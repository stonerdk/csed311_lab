==> flow/design.v <==
`timescale 1ns/1ns
module external_device (clk, reset_n, mtoe, index, interrupt, transfer_data);
input clk;
input reset_n;
input mtoe;
input [5:0] index;
output reg interrupt;
output [63 : 0] transfer_data;
wire [63 : 0] transfer_data;
reg [16-1:0] num_clk;  
reg [16-1:0] data [0:16-1];  
always @(*) begin
end
	assign transfer_data[15:0] = mtoe ? data[index] : 0;
	assign transfer_data[31:16] = mtoe ? data[index + 1] : 0;
	assign transfer_data[47:32] = mtoe ? data[index + 2] : 0;
	assign transfer_data[63:48] = mtoe ? data[index + 3] : 0;
always @(posedge clk) begin
	if(!reset_n) begin
		data[16'd0] <= 16'h0001;
		data[16'd1] <= 16'h0002;
		data[16'd2] <= 16'h0003;
		data[16'd3] <= 16'h0004;
		data[16'd4] <= 16'h0005;
		data[16'd5] <= 16'h0006;
		data[16'd6] <= 16'h0007;
		data[16'd7] <= 16'h0008;
		data[16'd8] <= 16'h0009;
		data[16'd9] <= 16'h000a;
		data[16'd10] <= 16'h000b;
		data[16'd11] <= 16'h000c;
		num_clk <= 0;
		interrupt <= 0;
	end
	else begin
		num_clk <= num_clk+1;
		if(num_clk == 600) begin
			interrupt <= 1;
		end
		else if(num_clk == 660) begin
			interrupt <= 0;
			end
	end
end
endmodule
# From RTL to reports: external_device
# The steps from the RTL of external_device to its reports follow in flow order.
# Lines are those of the file above, counted from 1.
# Operators carry their Yosys type and port widths (W data, S select, Z words).
# A cell with - has no value.
# design
top_module,external_device
clock,clk
library,sky130hd
lib_corner,tt_025C_1v80

# Elaborated design
# Source: Yosys, flattened and elaborated. Widths are those after wreduce. Registers that Yosys merges into a memory's read port (data or address) are not register bits. Print and check cells do not count. Equal cells are merged and count once.
# bits
reg_bits,17
in_bits,9
out_inout_bits,65
wordCells,83
# op_classes
n_addsub,4
equal,62
mux,10
reduce_and_logical,5
# ops
cell,count
$pmux W16 S16,4
$eq A4 B4 Y1 const B,32
$eq A4 B3 Y1 const B,16
$mux W16,4
$eq A16 B10 Y1 const B,2
$eq A4 B2 Y1 const B,8
$add A16 B1 Y16 const B,1
$eq A4 B1 Y1 const B,4
$logic_not A4 Y1,4
$add A4 B2 Y4 const B,2
$add A4 B1 Y4 const B,1
$reduce_bool A2 Y1,1
$mux W1,2

# Logic depth
# Depth = most cells in a row (Yosys ltp): at word level without a register or memory, in the mapped netlist without a sequential cell, where the memories' decode and read muxes count.
# depth
depth_word,4
ABC_AREA,0
mapped_depth,7
ltp_nobuf,6

# Mapped cells and area
# Yosys stat after the flow's synthesis: flattened, memories mapped to cells. It holds for the ABC_AREA given above (unset counts as 0); a run with the other value may have another netlist.
# The area totals of this step are shown rounded.
# synth_totals
cells,202
yosys_area_um2,1620
seqArea_um2,340
flip_flops,17
buffers,57
# types
cell_type,count,area_total_um2
sky130_fd_sc_hd__buf_4,49,367.853
sky130_fd_sc_hd__dfxtp_1,17,340.326
sky130_fd_sc_hd__xor2_1,11,96.342
sky130_fd_sc_hd__and2_1,13,81.328
sky130_fd_sc_hd__xnor2_1,6,52.55
sky130_fd_sc_hd__ha_1,4,50.048
sky130_fd_sc_hd__nand2_1,13,48.797
sky130_fd_sc_hd__nand4_4,2,42.541
sky130_fd_sc_hd__nor2b_1,6,37.536
sky130_fd_sc_hd__nand3_1,7,35.034
sky130_fd_sc_hd__nor2_1,9,33.782
sky130_fd_sc_hd__nand2b_1,5,31.28
sky130_fd_sc_hd__a21oi_1,6,30.029
sky130_fd_sc_hd__nor3_1,5,25.024
sky130_fd_sc_hd__nor4_2,2,25.024
sky130_fd_sc_hd__o21ai_0,5,25.024
sky130_fd_sc_hd__a21boi_0,3,22.522
sky130_fd_sc_hd__a21boi_1,3,22.522
# Not listed: further types 22, cells in them 36.

# Path before layout
# Source: OpenSTA report_checks on the synthesized netlist (no wires, ideal clock, input and output delay 20% of the period each), path of least setup slack; recovery checks are left aside. Register names are those of the netlist, which keeps one name where synthesis merged equal registers.
# synth_timing
path_kind,input-to-output
start,input index[1]
end,output transfer_data[50]
tclk_ps,3830
in_delay_ps,766
output_delay_ps,766
launch_ps,766
arrival_time_ps,2126
required_ps,3064
slack_ps,938
path_delay_ps,1360
stages,7
n_path_buf,1
period_less_setup_slack_ps,2892
# "path_delay_ps" is the arrival time less input delay plus setup time.
# A path that ends at an output port has no setup time.
# "stages" counts driving pins, that of a launching flip-flop among them; a cell with two outputs on the path counts twice.
# "period_less_setup_slack_ps" = period - worst setup slack (recovery checks aside). The figure is calculated, with input and output delays left at 20% of the set period.
# The rows between start and end are the longest chain of elaborated cells between them; the timing report does not say that the signal goes this way. Where chains are equally long, one stands for them.
# A line is the first line of the expression or statement that the cell stems from. Yosys adds cells for indexed reads and writes and turns some case tables into memories.
# synth_via
path_cell_list,sky130_fd_sc_hd__clkbuf_1 sky130_fd_sc_hd__inv_1 sky130_fd_sc_hd__ha_1 sky130_fd_sc_hd__a21oi_2 sky130_fd_sc_hd__xor2_1 sky130_fd_sc_hd__nor2_1 sky130_fd_sc_hd__nor3b_1
elab_chain_cells,4
cells_between,19
cone_lines,1
cone_classes,add/sub: 1; eq/ne: 15; mux: 2; reduce/logical: 1
# synth_rtl
element,line_no,text
start: declaration,6,input [5:0] index;
$add A4 B2 Y4,17,assign transfer_data[63:48] = mtoe ? data[index + 3] : 0;
$eq A4 B4 Y1,17,
$pmux W16 S16,17,
$mux W16,17,
end: declaration,8,output [63 : 0] transfer_data;

# Worst path after layout
# Path of least setup slack in the final report of flow run 1 (OpenROAD, finished layout, wires in). Where an end is a register, its clock arrival counts in the times.
# The report prints the path's times to 10 ps; the period is as set.
# layout_timing
path_kind,input-to-output
start,input index[1]
end,output transfer_data[50]
tclk_ps,4750
in_delay_ps,950
output_delay_ps,950
launch_ps,950
arrival_time_ps,3540
required_ps,3800
slack_ps,260
stages,9
n_path_buf,3
# The rows between start and end are the longest chain of elaborated cells between them; the timing report does not say that the signal goes this way. Where chains are equally long, one stands for them.
# layout_via
path_cell_list,sky130_fd_sc_hd__clkdlybuf4s50_1 sky130_fd_sc_hd__clkbuf_1 sky130_fd_sc_hd__inv_1 sky130_fd_sc_hd__ha_1 sky130_fd_sc_hd__a21oi_2 sky130_fd_sc_hd__xor2_1 sky130_fd_sc_hd__nor2_1 sky130_fd_sc_hd__nor3b_1 sky130_fd_sc_hd__clkdlybuf4s50_1
elab_chain_cells,4
cells_between,19
cone_lines,1
cone_classes,add/sub: 1; eq/ne: 15; mux: 2; reduce/logical: 1
# layout_rtl
element,line_no,text
start: declaration,6,input [5:0] index;
$add A4 B2 Y4,17,assign transfer_data[63:48] = mtoe ? data[index + 3] : 0;
$eq A4 B4 Y1,17,
$pmux W16 S16,17,
$mux W16,17,
end: declaration,8,output [63 : 0] transfer_data;

# 2 stored runs of external_device in the flow (synthesis by Yosys, layout by OpenROAD, sky130hd cells), in arbitrary order. Constraints: input delay and output delay 20% of the set period each, output load 0.01 pF.
# "period_reached_ps" = clock period - worst setup slack. The figure is calculated, with input and output delays left at 20% of the set period.
# "worst_setup_path_time_ps" means the part of the period allowed to the worst setup path (the constraints hold back 20% at inputs and 20% at outputs) less its slack; where the path has registers, the arrival times of their clocks count too.
# "totalPower_uw" is the tool's figure for a default switching activity; nothing was simulated.
# "worst_setup_path_time_ps" is known to 10 ps.
# Measured values are rounded.
# Among the settings, n/a means not set for that run.
# Results: n/a = not shown.
run name,period_ns,CORE_UTILIZATION,PLACE_DENSITY,ABC_AREA,GPL_TIMING_DRIVEN,CAP_MARGIN,MAX_ROUTING_LAYER,CORE_MARGIN,SLEW_MARGIN,SETUP_SLACK_MARGIN,PLACE_DENSITY_LB_ADDON,CELL_PAD_IN_SITES_GLOBAL_PLACEMENT,CELL_PAD_IN_SITES_DETAIL_PLACEMENT,TNS_END_PERCENT,CTS_CLUSTER_DIAMETER,period_reached_ps,design.die.area_um2,worst_setup_path_time_ps,worst_path_kind,setup_ws_ps,stdcell_area_um2,timing.setup.tns_ps,totalPower_uw,synth_area_um2,ws_hold_ps,finalUtil_pct
flow run 1,4.75,30,0.5,0,0,35,met4,2,20,n/a,n/a,n/a,n/a,n/a,n/a,4489,5990,2590,input-to-output,261,2130,0,377,1620,481,41.4
flow run 2,3.33,45,n/a,n/a,n/a,20,n/a,9,5,0.94,0.28,2,2,75,377,n/a,n/a,n/a,n/a,n/a,n/a,n/a,n/a,n/a,n/a,n/a
# Flow run 2: no results, placement failed with FLW-0024
