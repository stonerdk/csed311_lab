==> flow/design.v <==
module cache (
        input          clk, 
        input          reset_n,
        input [15:0]   address1,
        input [15:0]   address2,
        input          cpu_read_m1, 
        input          cpu_read_m2, 
        input          cpu_write_m2,
        input          mem_signal,
        input [63:0]   mem_data1,  
        input [63:0]   mem_data2,
        input [15:0]   cpu_data,  
        input          bg,   
        output reg     hit,
        output         stall,
        output         mem_read_m1,
        output         mem_read_m2,
        output         mem_write_m2,
        output [15:0]  mem_address1,
        output [15:0]  mem_address2,
        output [15:0]  mem_write_data,
        output [15:0]  wb_data1,
        output [15:0]  wb_data2
    );
    wire [11:0]             address1_tag;
    wire [1:0]              address1_index;
    wire [1:0]              address1_offset;
    wire [11:0]             address2_tag;
    wire [1:0]              address2_index;
    wire [1:0]              address2_offset;
    reg                     set1_valid  [0:4'd4 - 1];
    reg [11:0]              set1_tag    [0:4'd4 - 1];
    reg [8'd16 - 1:0]  set1_data   [0:4'd4 - 1][0:4'd4 - 1];
    reg                     set1_lru    [0:4'd4 - 1];
    reg                     set2_valid  [0:4'd4 - 1];
    reg [11:0]              set2_tag    [0:4'd4 - 1];
    reg [8'd16 - 1:0]  set2_data   [0:4'd4 - 1][0:4'd4 - 1];
    reg                     set2_lru    [0:4'd4 - 1];
    wire                    addr1_set1_hit, addr1_set2_hit, addr1_hit;
    wire                    addr2_set1_hit, addr2_set2_hit, addr2_hit;
    wire [8'd16-1:0]   addr1_data, addr2_data;
    wire [8'd16-1:0]   addr1_mem_data, addr2_mem_data;
    integer i;
    assign address1_tag = address1[15:4];
    assign address1_index = address1[3:2];
    assign address1_offset = address1[1:0];
    assign address2_tag = address2[15:4];
    assign address2_index = address2[3:2];
    assign address2_offset = address2[1:0];
    assign mem_address1 = address1;
    assign mem_address2 = address2;
    assign mem_write_data = cpu_data;
    assign addr1_set1_hit = set1_valid[address1_index] && set1_tag[address1_index] == address1_tag;
    assign addr1_set2_hit = set2_valid[address1_index] && set2_tag[address1_index] == address1_tag;
    assign addr1_hit = addr1_set1_hit || addr1_set2_hit;
    assign addr2_set1_hit = set1_valid[address2_index] && set1_tag[address2_index] == address2_tag;
    assign addr2_set2_hit = set2_valid[address2_index] && set2_tag[address2_index] == address2_tag;
    assign addr2_hit = addr2_set1_hit || addr2_set2_hit;
    assign mem_read_m1 = cpu_read_m1 && !addr1_hit && !bg;
    assign mem_read_m2 = cpu_read_m2 && !addr2_hit && !bg;
    assign mem_write_m2 = cpu_write_m2 && !bg;
    assign stall = ((mem_read_m1 || mem_read_m2 || mem_write_m2) && !mem_signal)
                    || (cpu_read_m1 && !addr1_hit && bg) || (cpu_read_m2 && !addr2_hit && bg) || (mem_write_m2 && bg);
    assign addr1_data = addr1_set1_hit ? set1_data[address1_index][address1_offset] : set2_data[address1_index][address1_offset];
    assign addr2_data = addr2_set1_hit ? set1_data[address2_index][address2_offset] : set2_data[address2_index][address2_offset];
    assign addr1_mem_data = address1_offset == 0 ? mem_data1[15:0] :
                            address1_offset == 1 ? mem_data1[31:16] :
                            address1_offset == 2 ? mem_data1[47:32] :
                            mem_data1[63:48];
    assign addr2_mem_data = address2_offset == 0 ? mem_data2[15:0] :
                            address2_offset == 1 ? mem_data2[31:16] :
                            address2_offset == 2 ? mem_data2[47:32] :
                            mem_data2[63:48];
    assign wb_data1 = addr1_hit ? addr1_data : addr1_mem_data;
    assign wb_data2 = addr2_hit ? addr2_data : addr2_mem_data;
    always @(posedge clk) begin
        if (!reset_n) begin
            hit <= 0;
            for (i = 0; i < 4'd4; i = i + 1) begin
                set1_valid[i] <= 0;
                set1_tag[i] <= 0;
                set1_data[i][0] = 0;
                set1_data[i][1] <= 0;
                set1_data[i][2] <= 0;
                set1_data[i][3] <= 0;
                set1_lru[i] <= 0;
                set2_valid[i] <= 0;
                set2_tag[i] <= 0;
                set2_data[i][0] <= 0;
                set2_data[i][1] <= 0;
                set2_data[i][2] <= 0;
                set2_data[i][3] <= 0;
                set2_lru[i] <= 0;
            end
        end
        else begin
            if (!stall) begin
                if (mem_read_m1) begin
                    if (set1_lru[address1_index] >= set2_lru[address1_index]) begin
                        set1_data[address1_index][0] <= mem_data1[15:0]; 
                        set1_data[address1_index][1] <= mem_data1[31:16]; 
                        set1_data[address1_index][2] <= mem_data1[47:32]; 
                        set1_data[address1_index][3] <= mem_data1[63:48]; 
                        set1_tag[address1_index] <= address1_tag;
                        set1_valid[address1_index] <= 1;
                        set1_lru[address1_index] <= 0;
                        set2_lru[address1_index] <= 1;
                    end
                    else begin
                        set2_data[address1_index][0] <= mem_data1[15:0]; 
                        set2_data[address1_index][1] <= mem_data1[31:16]; 
                        set2_data[address1_index][2] <= mem_data1[47:32]; 
                        set2_data[address1_index][3] <= mem_data1[63:48]; 
                        set2_tag[address1_index] <= address1_tag;
                        set2_valid[address1_index] <= 1;
                        set2_lru[address1_index] <= 0;
                        set1_lru[address1_index] <= 1;
                    end
                end
                else if (mem_read_m2) begin
                    if (set1_lru[address2_index] >= set2_lru[address2_index]) begin
                        set1_data[address2_index][0] <= mem_data2[15:0]; 
                        set1_data[address2_index][1] <= mem_data2[31:16]; 
                        set1_data[address2_index][2] <= mem_data2[47:32]; 
                        set1_data[address2_index][3] <= mem_data2[63:48]; 
                        set1_tag[address2_index] <= address2_tag;
                        set1_valid[address2_index] <= 1;
                        set1_lru[address2_index] <= 0;
                        set2_lru[address2_index] <= 1;
                    end
                    else begin
                        set2_data[address2_index][0] <= mem_data2[15:0]; 
                        set2_data[address2_index][1] <= mem_data2[31:16]; 
                        set2_data[address2_index][2] <= mem_data2[47:32]; 
                        set2_data[address2_index][3] <= mem_data2[63:48]; 
                        set2_tag[address2_index] <= address2_tag;
                        set2_valid[address2_index] <= 1;
                        set2_lru[address2_index] <= 0;
                        set1_lru[address2_index] <= 1;
                    end
                end
                if (mem_write_m2) begin
                    if (addr2_set1_hit)
                        set1_data[address2_index][address2_offset] <= cpu_data;
                    else if (addr2_set2_hit)
                        set2_data[address2_index][address2_offset] <= cpu_data;
                end
            end
        end
    end
endmodule
== From RTL to reports: cache ==
Tool output for the design above, in the order of the flow.
Lines are those of the file above, counted from 1.
Library cell names are shortened.
The mark n/a stands for no value.
Inputs
  top: cache
  clock: clk
  library: sky130hd
  timing corner: tt_025C_1v80

== Word-level counts ==
Source: Yosys, flattened and elaborated, memories not mapped. Widths are those after wreduce; folded enables and synchronous resets count as part of the registers. Registers that Yosys merges into a memory's read port (data or address) are not register bits. Print and check cells do not count.
Yosys's memory passes give these memory sizes; they may raise the number of words (mostly to a power of two), join words into wider ones and drop unused or constant bits.
Bit counts
  register bits after elaboration: 0
  RAM bits: 624
  memory cells: 8
  input bits: 183
  output and inout bits: 85
  cells after elaboration: 376
Memories
  set1_data: words 16, bits a word 16, line 33  | reg [8'd16 - 1:0]  set1_data   [0:4'd4 - 1][0:4'd4 - 1];
  set2_data: words 16, bits a word 16, line 37  | reg [8'd16 - 1:0]  set2_data   [0:4'd4 - 1][0:4'd4 - 1];
  set1_tag: words 4, bits a word 12, line 32  | reg [11:0]              set1_tag    [0:4'd4 - 1];
  set2_tag: words 4, bits a word 12, line 36  | reg [11:0]              set2_tag    [0:4'd4 - 1];
  set1_lru: words 4, bits a word 1, line 34  | reg                     set1_lru    [0:4'd4 - 1];
  set1_valid: words 4, bits a word 1, line 31  | reg                     set1_valid  [0:4'd4 - 1];
Memories not listed: 2.
Cells by class
  add/subtract/negate cells: 8
  $lt $le $gt $ge: 2
  equality and inequality tests: 8
  mux-type cells: 300
  bitwise logic cells: 4
  reduce/logical cells: 46
Operators by type and width (number)
  16-bit 2-to-1 mux: 99
  4-bit 2-to-1 mux: 89
  12-bit 2-to-1 mux: 22
  16-bit OR reduction: 8
  2-bit 2-to-1 mux: 30
  1-bit 2-to-1 mux: 60
  12-bit == test: 4
  12-bit OR reduction: 4
  4-bit by 2-bit adder with 4-bit output (second input constant): 4
  1-bit logical AND: 13
  1-bit OR reduction: 8
  4-bit by 1-bit adder with 4-bit output (second input constant): 2
  4-bit by 2-bit adder with 4-bit output: 2
  1-bit logical OR: 7
  1-bit OR: 4
  1-bit zero test: 4
  2-bit by 1-bit == test with 1-bit output (second input constant): 2
  2-bit == test (second input constant): 2
  2-bit zero test: 2
  1-bit >= comparator: 2

== Depth ==
Yosys ltp: most cells in a row. Word level: on the elaborated netlist, between registers, memories and ports. Mapped: between sequential cells and ports; inverters and the memories' decode and read muxes count.
Logic depth
  depth after elaboration: 18
  ABC_AREA: 0
  gate-level depth with buffers: 17
  depth with buffers taken out: 9

== Synthesis result ==
Source: synth_stat.txt of the flow (Yosys; design flattened, memories mapped). It holds for the ABC_AREA given above (unset counts as 0); a run with the other value may have another netlist.
Cell types
  edfxtp_1: number 612, total area 1.84E+04 sq um
  mux4_2: number 384, total area 8.65E+03 sq um
  o211ai_1: number 323, total area 2.42E+03 sq um
  nand2_1: number 507, total area 1.9E+03 sq um
  o21ai_1: number 308, total area 1.54E+03 sq um
  clkbuf_1: number 306, total area 1.15E+03 sq um
  mux2i_1: number 107, total area 1.07E+03 sq um
  nor2_1: number 189, total area 709.43 sq um
  a21boi_2: number 59, total area 664.387 sq um
  o22ai_1: number 88, total area 550.528 sq um
  o21ai_0: number 95, total area 475.456 sq um
  and3_1: number 69, total area 431.664 sq um
  xnor2_1: number 49, total area 429.162 sq um
  buf_4: number 56, total area 420.403 sq um
  mux2_2: number 36, total area 405.389 sq um
  o31ai_1: number 54, total area 405.389 sq um
  and2_1: number 63, total area 394.128 sq um
  buf_2: number 73, total area 365.35 sq um
Not listed: further types 47, cells in them 302.
Synthesis totals
  cells in the netlist: 3680
  cell area after synthesis: 42672.2 sq um
  sequential part of the area: 18617.9 sq um
  flip-flop cells: 624
  buffer cells: 500

== Worst setup path after synthesis ==
OpenSTA on the mapped netlist: ideal clock, no wires. The path of least setup slack (recovery checks aside). Input and output delay are each 20% of the period. Register names are those of the netlist, which keeps one name where synthesis merged equal registers.
Timing path post-synthesis
  path kind: in2out
  start: input port address1[0]
  end: output port wb_data1[10]
  clock period: 7.13 ns
  external input delay: 1.426 ns
  output delay: 1.426 ns
  launch time at the first pin: 1.426 ns
  arrival: 4.280 ns
  data required time: 5.704 ns
  slack: 1.424 ns
  delay of the path: 2.854 ns
  stages on the path: 7
  buffers on the path: 4
  period reached after synthesis: 5.706 ns
"delay of the path" = arrival - input delay + setup time.
At an output port there is no setup time.
"stages on the path" counts driving pins, that of a launching flip-flop among them; a cell with two outputs on the path counts twice.
"period reached after synthesis" = period - worst setup slack (recovery checks aside). The figure is calculated, with input and output delays left at 20% of the set period.
Between the ends stands the longest chain of elaborated cells between them, by number of cells; it is not shown to be the way that was timed. Of several equally long chains one is given.
Each line given opens the expression or statement behind the cell; cells for indexed reads and writes are added by Yosys, which also makes memories of some case tables.
On the way, post-synthesis
  path through: clkbuf_1 buf_1 buf_1 clkbuf_1 mux4_2 mux2_2 mux2_2
  length of the longest elaborated chain: 5
  elaborated cells between the ends (all ways): 11
  RTL lines with such cells: 7
  classes of those cells: add/sub (1); eq/ne (2); mux (5); reduce/logical (1); memory (2)
Ends and longest elaborated chain, post-synthesis
  start: declaration: line 4  | input [15:0]   address1,
  2-bit == test: line 68  | address1_offset == 2 ? mem_data1[47:32] :
  16-bit 2-to-1 mux: line 68
  16-bit 2-to-1 mux: line 67  | address1_offset == 1 ? mem_data1[31:16] :
  16-bit 2-to-1 mux: line 66  | assign addr1_mem_data = address1_offset == 0 ? mem_data1[15:0] :
  16-bit 2-to-1 mux: line 74  | assign wb_data1 = addr1_hit ? addr1_data : addr1_mem_data;
  end: declaration: line 22  | output [15:0]  wb_data1,

== Timing after layout ==
From the final timing report of flow run A: the path of least setup slack in the routed layout; clock arrival at registers is part of the times.
Timing path post-layout
  path kind: reg2out
  start: memory set2_tag[0][2]
  end: output port wb_data1[4]
  clock period: 2.87 ns
  output delay: 0.57 ns
  launch time at the first pin: 0.62 ns
  arrival: 3.63 ns
  data required time: 2.30 ns
  slack: -1.33 ns
  stages on the path: 12
  buffers on the path: 5
Between the ends stands the longest chain of elaborated cells between them, by number of cells; it is not shown to be the way that was timed. Of several equally long chains one is given.
A memory read counts as a cell of the chain, while the word-level depth stops at memories.
On the way, post-layout
  path through: edfxtp_1 buf_4 mux4_2 xor2_1 a211oi_2 nor4b_4 buf_12 buf_16 buf_6 mux2_4 mux2_4 buf_6
  length of the longest elaborated chain: 5
  elaborated cells between the ends (all ways): 5
  RTL lines with such cells: 4
  classes of those cells: eq/ne (1); mux (1); reduce/logical (2); memory (1)
Ends and longest elaborated chain, post-layout
  start: declaration: line 36  | reg [11:0]              set2_tag    [0:4'd4 - 1];
  memory 4 x 12 bit: line 36
  12-bit == test: line 54  | assign addr1_set2_hit = set2_valid[address1_index] && set2_tag[address1_index] == address1_tag;
  1-bit logical AND: line 54
  1-bit logical OR: line 55  | assign addr1_hit = addr1_set1_hit || addr1_set2_hit;
  16-bit 2-to-1 mux: line 74  | assign wb_data1 = addr1_hit ? addr1_data : addr1_mem_data;
  end: declaration: line 22  | output [15:0]  wb_data1,

Lab notebook: cache

Stored flow runs of cache (2 of them; Yosys, OpenROAD, sky130hd). They differ in their settings and are not a sequence. Constraints: input delay and output delay 20% of the set period each, output load 0.01 pF.
"worst setup path time (ns)" is the time allowed to the run's worst setup path (the clock period less input and output delay, where it has them) less its slack. Clock arrival times count: a late capture clock shortens it, a late launch clock lengthens it.
"finish__power__total" rests on the timing tool's default activity at the inputs, not on a simulated workload.

settings of flow run A
{
  "period_ns": 2.87,
  "CAP_MARGIN": 20,
  "CORE_MARGIN": 2,
  "CORE_UTILIZATION": 40,
  "SLEW_MARGIN": 20
}
report of flow run A
yosys chip area after synthesis (um^2): 42672.2
finish__design__die__area: 109310.0
finish__design__instance__area__stdcell: 60100.1
finish__timing__setup__ws: -1.331
finish__timing__setup__tns: -1172.930
finish__timing__hold__ws: 0.473
finish__power__total: 2.571e-02
worst setup path time (ns): 3.63
worst setup path kind: reg2out

settings of flow run B
{
  "period_ns": 3.1,
  "CORE_UTILIZATION": 42,
  "PLACE_DENSITY_LB_ADDON": 0.22,
  "CORE_MARGIN": 3,
  "CELL_PAD_IN_SITES_DETAIL_PLACEMENT": 0,
  "TNS_END_PERCENT": 65,
  "GPL_TIMING_DRIVEN": 1,
  "CTS_CLUSTER_SIZE": 88,
  "CTS_CLUSTER_DIAMETER": 370,
  "CAP_MARGIN": 0,
  "SLEW_MARGIN": 15,
  "MAX_ROUTING_LAYER": "met4"
}
report of flow run B
yosys chip area after synthesis (um^2): 42672.2
finish__design__die__area: 105463.0
finish__design__instance__area__stdcell: 60463.0
finish__timing__setup__ws: -1.239
finish__timing__setup__tns: -976.606
finish__timing__hold__ws: 0.492
finish__power__total: 1.849e-02
worst setup path time (ns): 3.72
worst setup path kind: reg2out
